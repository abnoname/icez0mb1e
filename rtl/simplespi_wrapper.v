==> flow/design.v <==
module clk_enable(
    input wire clk_in,
    input wire reset,
	input wire[15:0] divider,
    output reg clk_en
);
	reg [15:0] count = 0;
	always @(posedge clk_in) begin
		if (reset == 1) begin
			clk_en <= 0;
			count <= 0;
		end	else begin
			if (count >= divider) begin
				clk_en <= 1'b1;
				count <= 0;
			end else begin
				clk_en <= 1'b0;
				count <= count + 1'b1;
			end
		end
	end
endmodule
module simplespi(
	input clk,
	input clk_spi_en,
	input reset,
	output req_next,
	input start,
	input finish,
	input CPOL,
	input CPHA,
	input[7:0] data_write,
	output[7:0] data_read,
    output sclk,
	output mosi,
	input  miso,
    output cs
);
	localparam STATE_IDLE = 0;
	localparam STATE_START = 1;
	localparam STATE_DATA_SETUP = 2;
	localparam STATE_DATA_SAMPLE = 3;
	reg latch_finish;
	reg [7:0] data_read;
	wire req_next;
    reg sclk_o, cs, mosi;
	assign sclk = (CPOL == 1'b 1) ? sclk_o : ~sclk_o;
	assign req_next = (bit_count == 8'd0) && ~start_sync;
	reg start_sync;
	reg [4:0] fsm_state;
	reg [7:0] bit_count;
	always @(posedge clk) begin
		if (reset == 1'b1) begin
			fsm_state <= STATE_IDLE;
			sclk_o <= 1'b 1;
			start_sync <= 1'b0;
		end	else begin
			if (start == 1'b1) begin
				start_sync <= 1'b1;
			end
			if (clk_spi_en == 1'b1) begin
				case(fsm_state)
					STATE_IDLE: begin
						cs <= 1'b 1;
                        sclk_o <= 1'b 1;
						if (start_sync == 1'b1) begin
							start_sync <= 1'b0;
							fsm_state <= STATE_START;
						end
					end
					STATE_START: begin
						latch_finish <= finish;
						bit_count <= 8'd 7;
						fsm_state <= STATE_DATA_SETUP;
						if (CPHA == 1'b1) begin
							cs <= 1'b 0;
						end
					end
					STATE_DATA_SETUP: begin
						sclk_o <= (CPHA == 1'b0) ? 1'b1 : 1'b0;
						cs <= 1'b 0;
						mosi <= data_write[bit_count];
						fsm_state <= STATE_DATA_SAMPLE;
					end
					STATE_DATA_SAMPLE: begin
						sclk_o <= (CPHA == 1'b0) ? 1'b0 : 1'b1;
						data_read[bit_count] <= miso;
						if (bit_count == 8'd0) begin
							if (start_sync == 1'b1) begin
								start_sync <= 1'b0;
								fsm_state <= STATE_START;
							end
							if (latch_finish == 1'b 1) begin
								fsm_state <= STATE_IDLE;
							end
						end else begin
							fsm_state <= STATE_DATA_SETUP;
							bit_count <= bit_count - 1;
						end
					end
				endcase
			end
		end
	end
endmodule
module simplespi_wrapper (
    input clk,
    input reset_n,
    output[7:0] data_out,
    input[7:0] data_in,
    input cs_n,
    input rd_n,
    input wr_n,
    input[2:0] addr,
    output sclk,
	output mosi,
	input  miso,
    output cs
);
    wire read_sel = !cs_n & !rd_n & wr_n;
    wire write_sel = !cs_n & rd_n & !wr_n;
	wire[7:0] reg_status;
	reg[7:0] reg_config = 8'h0;
	reg[7:0] reg_command = 8'h0;
	reg[7:0] reg_data_wr = 8'h0;
	reg[7:0] reg_clockdiv = 8'h0;
	wire[7:0] reg_data_rd;
	wire req_next;
    reg[7:0] read_data;
    reg      err;
	assign data_out = (read_sel) ? read_data : 8'b0;
	assign reg_status = {6'b0, err, req_next};
    always @(*)
	begin
		case(addr)
			3'h0 : read_data = reg_status;
			3'h1 : read_data = reg_config;
			3'h2 : read_data = reg_clockdiv;
			3'h3 : read_data = reg_command;
			3'h4 : read_data = reg_data_rd;
			3'h5 : read_data = reg_data_wr;
			default : read_data = 8'h00;
		endcase
	end
    always @(posedge clk)
    begin
        if (write_sel) begin
            err <= ~reg_status[0];
        end
    end
    always @(posedge clk)
    begin
        if ( write_sel ) begin
            case(addr)
				3'h1 : reg_config <= data_in;
				3'h2 : reg_clockdiv <= data_in;
				3'h3 : reg_command <= data_in;
				3'h5 : reg_data_wr <= data_in;
            endcase
        end
		if( reg_command[0] == 1'b1 ) begin
			reg_command[0] <= 1'b0;
		end
    end
	wire spi_clk_en;
	clk_enable spi_clk_divider (
		.reset(!reset_n),
		.divider({ 8'h 00, reg_clockdiv}),  
		.clk_in(clk),
		.clk_en(spi_clk_en)
	);
	simplespi master (
		.clk			(clk),
		.clk_spi_en		(spi_clk_en),
		.reset			(!reset_n),
		.req_next		(req_next),
		.start			(reg_command[0]),
		.finish			(reg_command[1]),
		.CPOL			(reg_config[1]),
		.CPHA			(reg_config[0]),
		.data_write		(reg_data_wr),
		.data_read		(reg_data_rd),
		.sclk			(sclk),
		.mosi			(mosi),
		.miso			(miso),
		.cs				(cs)
	);
endmodule
Reports on simplespi_wrapper --
The steps from the RTL of simplespi_wrapper to its reports follow in flow order. Line numbers count from 1 in the design file above. Cell names lack the library's common part. A cell with n/a has no value.
Set-up: top module simplespi_wrapper, clock input clk, library sky130hd, corner tt_025C_1v80

Elaborated design --
Source: Yosys, flattened and elaborated, memories not mapped. Widths are those after wreduce. Registers that Yosys merges into a memory's read port (data or address) are not register bits. Print and check cells do not count. Equal cells are merged and count once.
Storage and ports: bits in registers 76, input port bits 17, output and inout port bits 11, word-level cells 90
Operators by class: $add $sub $neg 3, magnitude comparators 1, equal/unequal tests 10, shift-type cells 3, multiplexer cells 20, bitwise operators 13, reduce/logical cells 24
Operator list (count):
- 8-bit case mux with 6-bit select | 1
- 5-bit case mux with 4-bit select | 1
- 16-bit by 1-bit adder with 16-bit output (second input constant) | 1
- 16-bit by 8-bit >= comparator with 1-bit output | 1
- 8-bit case mux with 2-bit select | 1
- 8-bit two-way mux | 2
- 5-bit two-way mux | 3
- 2-bit AND reduction | 6
- 5-bit by 2-bit equality test with 1-bit output (second input constant) | 2
- 1-bit by 9-bit variable shift with 8-bit output | 1
- 1-bit by 9-bit variable shift with 8-bit output (first input constant) | 1
- 3-bit AND reduction | 3
- 8-bit negation with 9-bit output | 1
- 1-bit two-way mux | 9
- 4-bit AND reduction | 2
- 8-bit by 1-bit subtractor with 8-bit output (second input constant) | 1
- 8-bit bitwise AND | 1
- 8-bit OR | 1
- 8-bit by 8-bit indexed select with 1-bit output | 1
- 8-bit NOT | 1
- 8-bit logical NOT | 1
- 1-bit NOT | 6
- 3-bit by 2-bit equality test with 1-bit output (second input constant) | 2
- 3-bit equality test (second input constant) | 2
- 3-bit nonzero test | 2
- 1-bit case mux with 3-bit select | 2
- 5-bit by 1-bit equality test with 1-bit output (second input constant) | 1
- 5-bit logical NOT | 1
Not listed: further kinds 11, cells in them 17.

Depth --
Longest topological path by Yosys (ltp), each cell counted once; first at word level (registers and memories cut), then after technology mapping (sequential cells cut; the memories' decode and read muxes count).
Logic depth: depth in word-level cells 5, ABC_AREA 0, mapped depth 7, depth with buffers taken out 6

Netlist --
The flow's flattened synthesis, as Yosys stat reports it; memories are mapped. The netlist is that of the ABC_AREA named above (0 if unset); the other value can give another one. Totals and module areas in this step are rounded.
Synthesis totals: standard cells after synthesis 294, mapped area 0.0036 mm^2, sequential area 0.002 mm^2, flip-flop cells 75, buffers 14
Cells by type:
- edfxtp_1 | count 51, area in all 1.53E+03 um^2
- dfxtp_1 | count 24, area in all 480.461 um^2
- mux2_2 | count 19, area in all 213.955 um^2
- ha_1 | count 10, area in all 125.12 um^2
- nor2_1 | count 23, area in all 86.333 um^2
- mux2i_1 | count 7, area in all 70.067 um^2
- xnor2_1 | count 8, area in all 70.067 um^2
- inv_1 | count 15, area in all 56.304 um^2
- nand2_1 | count 15, area in all 56.304 um^2
- a21oi_1 | count 9, area in all 45.043 um^2
- mux4_2 | count 2, area in all 45.043 um^2
- and3_1 | count 7, area in all 43.792 um^2
- clkbuf_1 | count 11, area in all 41.29 um^2
- nand3_1 | count 7, area in all 35.034 um^2
- xor2_1 | count 4, area in all 35.034 um^2
- and2_1 | count 5, area in all 31.28 um^2
- a211oi_1 | count 4, area in all 30.029 um^2
- a22oi_1 | count 4, area in all 30.029 um^2
Other cell types: 40; their cells: 69. The figures by module come from a second, unflattened synthesis with its own total; it is not the netlist above.
Second synthesis, totals: cell total of the unflattened synthesis 364, area (unflattened synthesis) 0.0042 mm^2
Rows give one instance, submodules left out.
By module:
- simplespi | instances 1, cells 137, area 0.0015 mm^2, sequential area 0.00069 mm^2
- simplespi_wrapper | instances 1, cells 97, area 0.0015 mm^2, sequential area 0.00098 mm^2
- clk_enable | instances 1, cells 130, area 0.0012 mm^2, sequential area 0.00034 mm^2

Path before layout --
Path of least setup slack by OpenSTA after synthesis, without wires, with an ideal clock, recovery checks aside; 20% of the period is set as input and as output delay. Where synthesis merged equal registers, the netlist keeps one of their names.
Path after synthesis: path kind flip-flop to output port, start point register master.bit_count[0], end point output port data_out[0], period 3540 ps, external output delay 708 ps, launch time at the first pin 0 ps, arrival 2305 ps, required time 2832 ps, slack 527 ps, path delay 2305 ps, driving pins on the path 8, path buffers 1, synthesis period reached 3013 ps
"path delay" = arrival - input delay + setup time. At an output port there is no setup time. "driving pins on the path": output pins that drive a net of the path, with the launching flip-flop's if there is one; two outputs of one cell count as two. "synthesis period reached" is the clock period less the worst setup slack; recovery checks do not enter. This is arithmetic on one report: input and output delays are still those of the set period (20% each). Between the ends stands the longest chain of elaborated cells between them, by number of cells; it is not shown to be the way that was timed. Of several equally long chains one is given. A line is the first line of the expression or statement that the cell stems from. Yosys adds cells for indexed reads and writes and turns some case tables into memories.
Between the ends, after synthesis: cell sequence edfxtp_1 -> clkbuf_1 -> inv_1 -> ha_1 -> or4b_4 -> or4_4 -> o41ai_1 -> and3b_1, cells in the longest elaborated chain 4, elaborated cells on any way between the ends 4, classes of those cells 2 x mux; 2 x reduce/logical
Ends and longest elaborated chain, after synthesis:
- start, declared | RTL line 51 | reg [7:0] bit_count;
- start, assigned | RTL line 73 | bit_count <= 8'd 7;
- start, assigned | RTL line 98 | bit_count <= bit_count - 1;
- 8-bit logical NOT | RTL line 48 | assign req_next = (bit_count == 8'd0) && ~start_sync;
- 1-bit logical AND | RTL line 48
- 8-bit case mux with 6-bit select | RTL line 135 | case(addr)
- 8-bit two-way mux | RTL line 131 | assign data_out = (read_sel) ? read_data : 8'b0;
- end, declared | RTL line 109 | output[7:0] data_out,

Timing after layout --
From the final timing report of run 1: the path of least setup slack in the routed layout; clock arrival at registers is part of the times. The report prints the path's times to 10 ps; the period is as set.
Path after layout: path kind flip-flop to output port, start point register master.bit_count[0], end point output port data_out[0], period 1850 ps, external output delay 370 ps, launch time at the first pin 330 ps, arrival 2420 ps, required time 1480 ps, slack -940 ps, driving pins on the path 8, path buffers 1
Between the ends stands the longest chain of elaborated cells between them, by number of cells; it is not shown to be the way that was timed. Of several equally long chains one is given.
Between the ends, after layout: cell sequence edfxtp_1 -> inv_4 -> ha_4 -> or4b_4 -> or4_4 -> o41ai_2 -> and3b_2 -> buf_6, cells in the longest elaborated chain 4, elaborated cells on any way between the ends 4, classes of those cells 2 x mux; 2 x reduce/logical
Ends and longest elaborated chain, after layout:
- start, declared | RTL line 51 | reg [7:0] bit_count;
- start, assigned | RTL line 73 | bit_count <= 8'd 7;
- start, assigned | RTL line 98 | bit_count <= bit_count - 1;
- 8-bit logical NOT | RTL line 48 | assign req_next = (bit_count == 8'd0) && ~start_sync;
- 1-bit logical AND | RTL line 48
- 8-bit case mux with 6-bit select | RTL line 135 | case(addr)
- 8-bit two-way mux | RTL line 131 | assign data_out = (read_sel) ? read_data : 8'b0;
- end, declared | RTL line 109 | output[7:0] data_out,

Stored flow runs of simplespi_wrapper (2 of them; Yosys, OpenROAD, sky130hd). They differ in their settings and are not a sequence. Constraints: input delay and output delay 20% of the set period each, output load 0.01 pF.
By "period achieved" is meant the clock period of the run minus its worst setup slack. This is arithmetic on one report: input and output delays are still those of the set period (20% each).
"time used up by the worst setup path" = time allowed to the worst setup path (clock period - input delay - output delay, where it has them) - its slack; a late launch clock adds to it, a late capture clock takes from it.
By "total power after layout" is meant OpenSTA's value without simulated activity: inputs other than the clock are taken to toggle once in ten clock periods, and the tool carries that through the logic.
"time used up by the worst setup path" is known to 10 ps.
Results are given in rounded form.

[run 1] flow files
==> flow/run.sh <==
#!/bin/bash
# the make line also repeats the synthesis and layout settings of config.mk as NAME=value (left out here)
make -C /OpenROAD-flow-scripts/flow DESIGN_CONFIG=/design/flow/config.mk WORK_HOME=/design/flow/orfs CLKGATE_MAP_FILE= finish
==> flow/config.mk <==
export PLATFORM = sky130hd
export DESIGN_NAME = simplespi_wrapper
export DESIGN_NICKNAME = simplespi_wrapper
export VERILOG_FILES = /design/flow/design.v
export SDC_FILE = /design/flow/constraint.sdc
export NUM_CORES = 4
export LEC_CHECK = 0
export ABC_AREA = 0
export CAP_MARGIN = 20
export CELL_PAD_IN_SITES_GLOBAL_PLACEMENT = 1
export CORE_ASPECT_RATIO = 1.02
export CORE_MARGIN = 2
export CORE_UTILIZATION = 28
export HOLD_SLACK_MARGIN = 0.05
export PLACE_DENSITY_LB_ADDON = 0.1
export SLEW_MARGIN = 20
==> flow/constraint.sdc <==
create_clock -name core_clock -period 1.85 [get_ports {clk}]
set_input_delay 0.3700 -clock core_clock [delete_from_list [all_inputs] [get_ports {clk}]]
set_output_delay 0.3700 -clock core_clock [all_outputs]
set_load 0.01 [all_outputs]

[run 1] result: total negative slack on setup checks -5400 ps; worst setup slack after layout -940 ps; final worst hold slack 460 ps; utilization after routing 41 %; period achieved 2789 ps; area of the synthesized netlist 0.0036 mm^2; full die area 0.014 mm^2; time used up by the worst setup path 2420 ps; kind of the worst setup path flip-flop to output port; total power after layout 3600 µW; standard-cell area of the final layout 0.0051 mm^2

[run 2] flow files
==> flow/run.sh <==
#!/bin/bash
# the make line also repeats the synthesis and layout settings of config.mk as NAME=value (left out here)
make -C /OpenROAD-flow-scripts/flow DESIGN_CONFIG=/design/flow/config.mk WORK_HOME=/design/flow/orfs CLKGATE_MAP_FILE= finish
==> flow/config.mk <==
export PLATFORM = sky130hd
export DESIGN_NAME = simplespi_wrapper
export DESIGN_NICKNAME = simplespi_wrapper
export VERILOG_FILES = /design/flow/design.v
export SDC_FILE = /design/flow/constraint.sdc
export NUM_CORES = 4
export LEC_CHECK = 0
export CAP_MARGIN = 5
export CELL_PAD_IN_SITES_GLOBAL_PLACEMENT = 3
export CORE_MARGIN = 10
export CORE_UTILIZATION = 19
export MAX_ROUTING_LAYER = met5
export MIN_ROUTING_LAYER = met2
export SETUP_SLACK_MARGIN = 0.75
export SLEW_MARGIN = 20
==> flow/constraint.sdc <==
create_clock -name core_clock -period 2.9 [get_ports {clk}]
set_input_delay 0.5800 -clock core_clock [delete_from_list [all_inputs] [get_ports {clk}]]
set_output_delay 0.5800 -clock core_clock [all_outputs]
set_load 0.01 [all_outputs]

[run 2] result: total negative slack on setup checks -140 ps; worst setup slack after layout -140 ps; final worst hold slack 460 ps; utilization after routing 27 %; period achieved 3045 ps; area of the synthesized netlist 0.0036 mm^2; full die area 0.025 mm^2; time used up by the worst setup path 2460 ps; kind of the worst setup path flip-flop to output port; total power after layout 2600 µW; standard-cell area of the final layout 0.005 mm^2
